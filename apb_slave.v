==> flow/design.v <==
module abp_slave
(
 input          PCLK,
 input          Presetn,
 input [3:0]    Paddr,
 input          Psel,
 input          Penable,
 input          Pwrite,
 input [31:0]   Pwdata,
 output         Pready,
 output reg [31:0] Prdata 
);
reg [31:0]memory[15:0];
always @ (posedge PCLK , negedge Presetn)  
  begin
       if(!Presetn)
         memory[0] <= 32'b0 ;
       else
           begin
                if (Paddr ==4'b0 && Penable && Pwrite && Psel)
                   memory [0] <= Pwdata;
                else
                    memory [0] <= memory[0];  
           end
  end
always @ (posedge PCLK or negedge Presetn)  
  begin
       if(!Presetn)
         memory[1] <= 32'b0 ;
       else
           begin
                if (Paddr == 4'b0001 && Penable && Pwrite && Psel)
                   memory [1] <= Pwdata;
                else
                    memory [1] <= memory[1];  
           end
  end
always @ (posedge PCLK or negedge Presetn)  
  begin
       if(!Presetn)
         memory[2] <= 32'b0 ;
       else
           begin
                if (Paddr == 4'b0010 && Penable && Pwrite && Psel)
                   memory [2] <= Pwdata;
                else
                    memory [2] <= memory[2];  
           end
  end
always @ (posedge PCLK or negedge Presetn)  
  begin
       if(!Presetn)
         memory[3] <= 32'b0 ;
       else
           begin
                if (Paddr == 4'b0011 && Penable && Pwrite && Psel)
                   memory [3] <= Pwdata;
                else
                    memory [3] <= memory[1];  
           end
  end
always @ (posedge PCLK or negedge Presetn)  
  begin
       if(!Presetn)
         memory[4] <= 32'b0 ;
       else
           begin
                if (Paddr == 4'b0100 && Penable && Pwrite && Psel)
                   memory [4] <= Pwdata;
                else
                    memory [4] <= memory[4];  
           end
  end
always @ (posedge PCLK or negedge Presetn)  
  begin
       if(!Presetn)
         memory[5] <= 32'b0 ;
       else
           begin
                if (Paddr == 4'b0101 && Penable && Pwrite && Psel)
                   memory [5] <= Pwdata;
                else
                    memory [5] <= memory[5];  
           end
  end
always @ (posedge PCLK or negedge Presetn)  
  begin
       if(!Presetn)
         memory[6] <= 32'b0 ;
       else
           begin
                if (Paddr == 4'b0110 && Penable && Pwrite && Psel)
                   memory [6] <= Pwdata;
                else
                    memory [6] <= memory[6];  
           end
  end
always @ (posedge PCLK or negedge Presetn)  
  begin
       if(!Presetn)
         memory[7] <= 32'b0 ;
       else
           begin
                if (Paddr == 4'b0111 && Penable && Pwrite && Psel)
                   memory [7] <= Pwdata;
                else
                    memory [7] <= memory[7];  
           end
  end
always @ (posedge PCLK or negedge Presetn)  
  begin
       if(!Presetn)
         memory[8] <= 32'b0 ;
       else
           begin
                if (Paddr == 4'b1000 && Penable && Pwrite && Psel)
                   memory [8] <= Pwdata;
                else
                    memory [8] <= memory[8];  
           end
  end
always @ (posedge PCLK or negedge Presetn)  
  begin
       if(!Presetn)
         memory[9] <= 32'b0 ;
       else
           begin
                if (Paddr == 4'b1001 && Penable && Pwrite && Psel)
                   memory [9] <= Pwdata;
                else
                    memory [9] <= memory[9];  
           end
  end
always @ (posedge PCLK or negedge Presetn)  
  begin
       if(!Presetn)
         memory[10] <= 32'b0 ;
       else
           begin
                if (Paddr == 4'b1010 && Penable && Pwrite && Psel)
                   memory [10] <= Pwdata;
                else
                    memory [10] <= memory[10];  
           end
  end
always @ (posedge PCLK or negedge Presetn)  
  begin
       if(!Presetn)
         memory[11] <= 32'b0 ;
       else
           begin
                if (Paddr == 4'b1011 && Penable && Pwrite && Psel)
                   memory [11] <= Pwdata;
                else
                    memory [11] <= memory[11];  
           end
  end
always @ (posedge PCLK or negedge Presetn)  
  begin
       if(!Presetn)
         memory[12] <= 32'b0 ;
       else
           begin
                if (Paddr == 4'b1100 && Penable && Pwrite && Psel)
                   memory [12] <= Pwdata;
                else
                    memory [12] <= memory[12];  
           end
  end
always @ (posedge PCLK or negedge Presetn)  
  begin
       if(!Presetn)
         memory[13] <= 32'b0 ;
       else
           begin
                if (Paddr == 4'b1101 && Penable && Pwrite && Psel)
                   memory [13] <= Pwdata;
                else
                    memory [13] <= memory[13];  
           end
  end
always @ (posedge PCLK or negedge Presetn)  
  begin
       if(!Presetn)
         memory[14] <= 32'b0 ;
       else
           begin
                if (Paddr == 4'b1110 && Penable && Pwrite && Psel)
                   memory [14] <= Pwdata;
                else
                    memory [14] <= memory[14];  
           end
  end
always @ (posedge PCLK or negedge Presetn)  
  begin
       if(!Presetn)
         memory[15] <= 32'b0 ;
       else
           begin
                if (Paddr == 4'b1111 && Penable && Pwrite && Psel)
                   memory [15] <= Pwdata;
                else
                    memory [15] <= memory[15];  
           end
  end
always @ (posedge PCLK)
  begin
  if(!Presetn)
     Prdata <= 0;
  else
     begin
          if(Penable && (!Pwrite) && Psel)
             begin 
                  case (Paddr)
                  4'b0000 :Prdata <= memory [0];
                  4'b0001 :Prdata <= memory [1];
                  4'b0010 :Prdata <= memory [2];
                  4'b0011 :Prdata <= memory [3]; 
                  4'b0100 :Prdata <= memory [4];
                  4'b0101 :Prdata <= memory [5];
                  4'b0110 :Prdata <= memory [6];                  
                  4'b0111 :Prdata <= memory [7];
                  4'b1000 :Prdata <= memory [8];
                  4'b1001 :Prdata <= memory [9];
                  4'b1010 :Prdata <= memory [10];
                  4'b1011 :Prdata <= memory [11]; 
                  4'b1100 :Prdata <= memory [12];
                  4'b1101 :Prdata <= memory [13];
                  4'b1110 :Prdata <= memory [14];                  
                  4'b1111 :Prdata <= memory [15];
                  default : Prdata <= 32'b0;
                  endcase
             end 
            else
                Prdata <= 32'b0;
        end
     end
assign Pready = Penable & Psel;
  endmodule
Tool chain data of abp_slave:

Tool output for the design above, in the order of the flow.
Lines are those of the file above, counted from 1.
Library cell names are shortened.
The mark - stands for no value.

* design top: abp_slave
* clock: PCLK
* library: sky130hd
* timing corner: tt_025C_1v80

After elaboration:

Counts by Yosys on the flattened word-level netlist (proc, flatten, opt, wreduce). Print and check cells are left out. Cells with the same type and inputs are merged into one.

* flip-flop bits (word level): 544
* input port bits: 41
* output and inout bits: 33
* elaborated cells: 88

* eq/ne operators: 15
* muxes and demuxes: 2
* bitwise logic cells: 1
* reductions and logical operators: 53

Operators with widths (number)
* case mux 32 bit (select 16 bit): 1
* logical AND 1 bit: 50
* equality test 4 bit with constant B: 8
* 2-to-1 mux 32 bit: 1
* equality test 4 x 3 -> 1 bit with constant B: 4
* equality test 4 x 2 -> 1 bit with constant B: 2
* equality test 4 x 1 -> 1 bit with constant B: 1
* zero test 4 bit: 1
* AND reduction 2 bit: 1
* AND 1 bit: 1
* zero test 1 bit: 1

Logic depth:

Longest topological path by Yosys (ltp), each cell counted once; first at word level (registers and memories cut), then after technology mapping (sequential cells cut; the memories' decode and read muxes count).

* word-level depth: 5
* ABC_AREA: 0
* mapped depth: 8
* mapped depth without buffers: 5

Netlist:

The flow's flattened synthesis, as Yosys stat reports it; memories are mapped. The netlist is that of the ABC_AREA named above (0 if unset); the other value can give another one.

* mapped cells: 1736
* chip area (Yosys): 23924.2 µm²
* sequential area: 13452.9 µm²
* mapped flip-flops: 544
* buffers: 171

Cells by type
* dfrtp_1: number 512, total area 1.28E+04 µm²
* mux2_2: number 495, total area 5.57E+03 µm²
* dfxtp_1: number 32, total area 640.614 µm²
* a221oi_1: number 58, total area 507.987 µm²
* a22o_1: number 55, total area 481.712 µm²
* mux2i_1: number 39, total area 390.374 µm²
* clkbuf_1: number 86, total area 322.81 µm²
* a22oi_1: number 42, total area 315.302 µm²
* a32o_1: number 28, total area 280.269 µm²
* a211o_1: number 31, total area 271.51 µm²
* a222oi_1: number 27, total area 270.259 µm²
* buf_2: number 52, total area 260.25 µm²
* a2bb2oi_1: number 28, total area 245.235 µm²
* mux2_1: number 18, total area 202.694 µm²
* buf_4: number 26, total area 195.187 µm²
* a31oi_1: number 31, total area 193.936 µm²
* o21ai_0: number 32, total area 160.154 µm²
* nor2_1: number 40, total area 150.144 µm²

Other cell types: 26; their cells: 104.

Path before layout:

Path of least setup slack by OpenSTA after synthesis, without wires, with an ideal clock, recovery checks aside; 20% of the period is set as input and as output delay. Where synthesis merged equal registers, the netlist keeps one of their names.

* kind: input to register
* start: input port Paddr[1]
* end: register memory[2][10]
* period: 2.27 ns
* external input delay: 0.454 ns
* setup time: 0.125 ns
* launch time at the first pin: 0.454 ns
* data arrival time: 1.850 ns
* required time: 2.145 ns
* path slack: 0.295 ns
* path delay: 1.521 ns
* stages: 6
* path buffers: 2
* synthesis period reached: 1.975 ns

"path delay" = arrival - input delay + setup time.
"stages": output pins that drive a net of the path, with the launching flip-flop's if there is one; two outputs of one cell count as two.
"synthesis period reached" = period - worst setup slack (recovery checks aside). The figure is calculated, with input and output delays left at 20% of the set period.
Between the ends stands the longest chain of elaborated cells between them, by number of cells; it is not shown to be the way that was timed. Of several equally long chains one is given.
Each line given opens the expression or statement behind the cell; cells for indexed reads and writes are added by Yosys, which also makes memories of some case tables.
A register here has more assigning lines than the two given.

* path through: buf_2 -> nand2_1 -> or3_4 -> nor3_4 -> buf_6 -> mux2_2
* cells in the longest elaborated chain: 4
* elaborated cells between the ends (all ways): 4
* those cells by class: eq/ne (1); reduce/logical (3)

RTL lines, path after synthesis
* from (decl): RTL line 5 `input [3:0]    Paddr,`
* equality test 4 x 2 -> 1 bit: RTL line 44 `if (Paddr == 4'b0010 && Penable && Pwrite && Psel)`
* logical AND 1 bit (3 in a row): RTL line 44
* to (assign): RTL line 45 `memory [2] <= Pwdata;`
* to (assign): RTL line 47 `memory [2] <= memory[2];`
* to (decl): RTL line 13 `reg [31:0]memory[15:0];`

Timing after layout:

From the final timing report of run A: the path of least setup slack in the routed layout; clock arrival at registers is part of the times.

* kind: input to register
* start: input port Paddr[2]
* end: register Prdata[28]
* period: 1.77 ns
* external input delay: 0.35 ns
* setup time: 0.04 ns
* launch time at the first pin: 0.35 ns
* data arrival time: 3.02 ns
* required time: 2.31 ns
* path slack: -0.71 ns
* stages: 8
* path buffers: 4

Between the ends stands the longest chain of elaborated cells between them, by number of cells; it is not shown to be the way that was timed. Of several equally long chains one is given.
A register here has more assigning lines than the two given.

* path through: buf_2 -> buf_12 -> nor2_4 -> buf_4 -> a221oi_1 -> a211o_1 -> a31oi_1 -> buf_4
* cells in the longest elaborated chain: 2
* elaborated cells between the ends (all ways): 17
* those cells by class: eq/ne (15); mux (1); reduce/logical (1)

RTL lines, path after layout
* from (decl): RTL line 5 `input [3:0]    Paddr,`
* equality test 4 bit: RTL line 214 `case (Paddr)`
* case mux 32 bit (select 16 bit): RTL line 214
* to (assign): RTL line 215 `4'b0000 :Prdata <= memory [0];`
* to (assign): RTL line 216 `4'b0001 :Prdata <= memory [1];`
* to (decl): RTL line 11 `output reg [31:0] Prdata`

Lab notebook: abp_slave

Design abp_slave on sky130hd. What follows are 2 stored runs of the flow, each under its own settings; their order means nothing. The constraints put input and output delay at 20% of the set period each and load the outputs with 0.01 pF.
"time of the worst setup path" means the part of the period allowed to the worst setup path (the constraints hold back 20% at inputs and 20% at outputs) less its slack; where the path has registers, the arrival times of their clocks count too.

### Run A

==> flow/run.sh <==
#!/bin/bash
# the make line also repeats the synthesis and layout settings of config.mk as NAME=value (left out here)
make -C /OpenROAD-flow-scripts/flow DESIGN_CONFIG=/design/flow/config.mk WORK_HOME=/design/flow/orfs CLKGATE_MAP_FILE= finish
==> flow/config.mk <==
export PLATFORM = sky130hd
export DESIGN_NAME = abp_slave
export DESIGN_NICKNAME = abp_slave
export VERILOG_FILES = /design/flow/design.v
export SDC_FILE = /design/flow/constraint.sdc
export NUM_CORES = 4
export LEC_CHECK = 0
export CAP_MARGIN = 20
export CELL_PAD_IN_SITES_DETAIL_PLACEMENT = 1
export CORE_MARGIN = 2
export CORE_UTILIZATION = 65
export CTS_CLUSTER_DIAMETER = 287
export CTS_CLUSTER_SIZE = 52
export MAX_ROUTING_LAYER = met5
export PLACE_DENSITY_LB_ADDON = 0.04
export SLEW_MARGIN = 20
==> flow/constraint.sdc <==
create_clock -name core_clock -period 1.77 [get_ports {PCLK}]
set_input_delay 0.3540 -clock core_clock [delete_from_list [all_inputs] [get_ports {PCLK}]]
set_output_delay 0.3540 -clock core_clock [all_outputs]
set_load 0.01 [all_outputs]

Results of run A:
- Standard-cell area after routing: 27,299.9 µm²
- Full die area: 38,357.2 µm²
- Mapped cell area after synthesis: 23,924.2 µm²
- Lowest setup slack: -0.712 ns
- Time of the worst setup path: 2.13 ns
- Kind of the worst setup path: input to register
- Total negative slack: -17.348 ns

### Run B

==> flow/run.sh <==
#!/bin/bash
# the make line also repeats the synthesis and layout settings of config.mk as NAME=value (left out here)
make -C /OpenROAD-flow-scripts/flow DESIGN_CONFIG=/design/flow/config.mk WORK_HOME=/design/flow/orfs CLKGATE_MAP_FILE= finish
==> flow/config.mk <==
export PLATFORM = sky130hd
export DESIGN_NAME = abp_slave
export DESIGN_NICKNAME = abp_slave
export VERILOG_FILES = /design/flow/design.v
export SDC_FILE = /design/flow/constraint.sdc
export NUM_CORES = 4
export LEC_CHECK = 0
export ABC_AREA = 0
export CAP_MARGIN = 20
export CORE_ASPECT_RATIO = 0.75
export CORE_MARGIN = 8
export CORE_UTILIZATION = 42
export GPL_ROUTABILITY_DRIVEN = 1
export GPL_TIMING_DRIVEN = 0
export PLACE_DENSITY = 0.91
export SLEW_MARGIN = 20
==> flow/constraint.sdc <==
create_clock -name core_clock -period 1.86 [get_ports {PCLK}]
set_input_delay 0.3720 -clock core_clock [delete_from_list [all_inputs] [get_ports {PCLK}]]
set_output_delay 0.3720 -clock core_clock [all_outputs]
set_load 0.01 [all_outputs]

Results of run B:
- Standard-cell area after routing: 28,558.6 µm²
- Full die area: 64,934.2 µm²
- Mapped cell area after synthesis: 23,924.2 µm²
- Lowest setup slack: -0.107 ns
- Time of the worst setup path: 1.59 ns
- Kind of the worst setup path: input to register
- Total negative slack: -0.403 ns
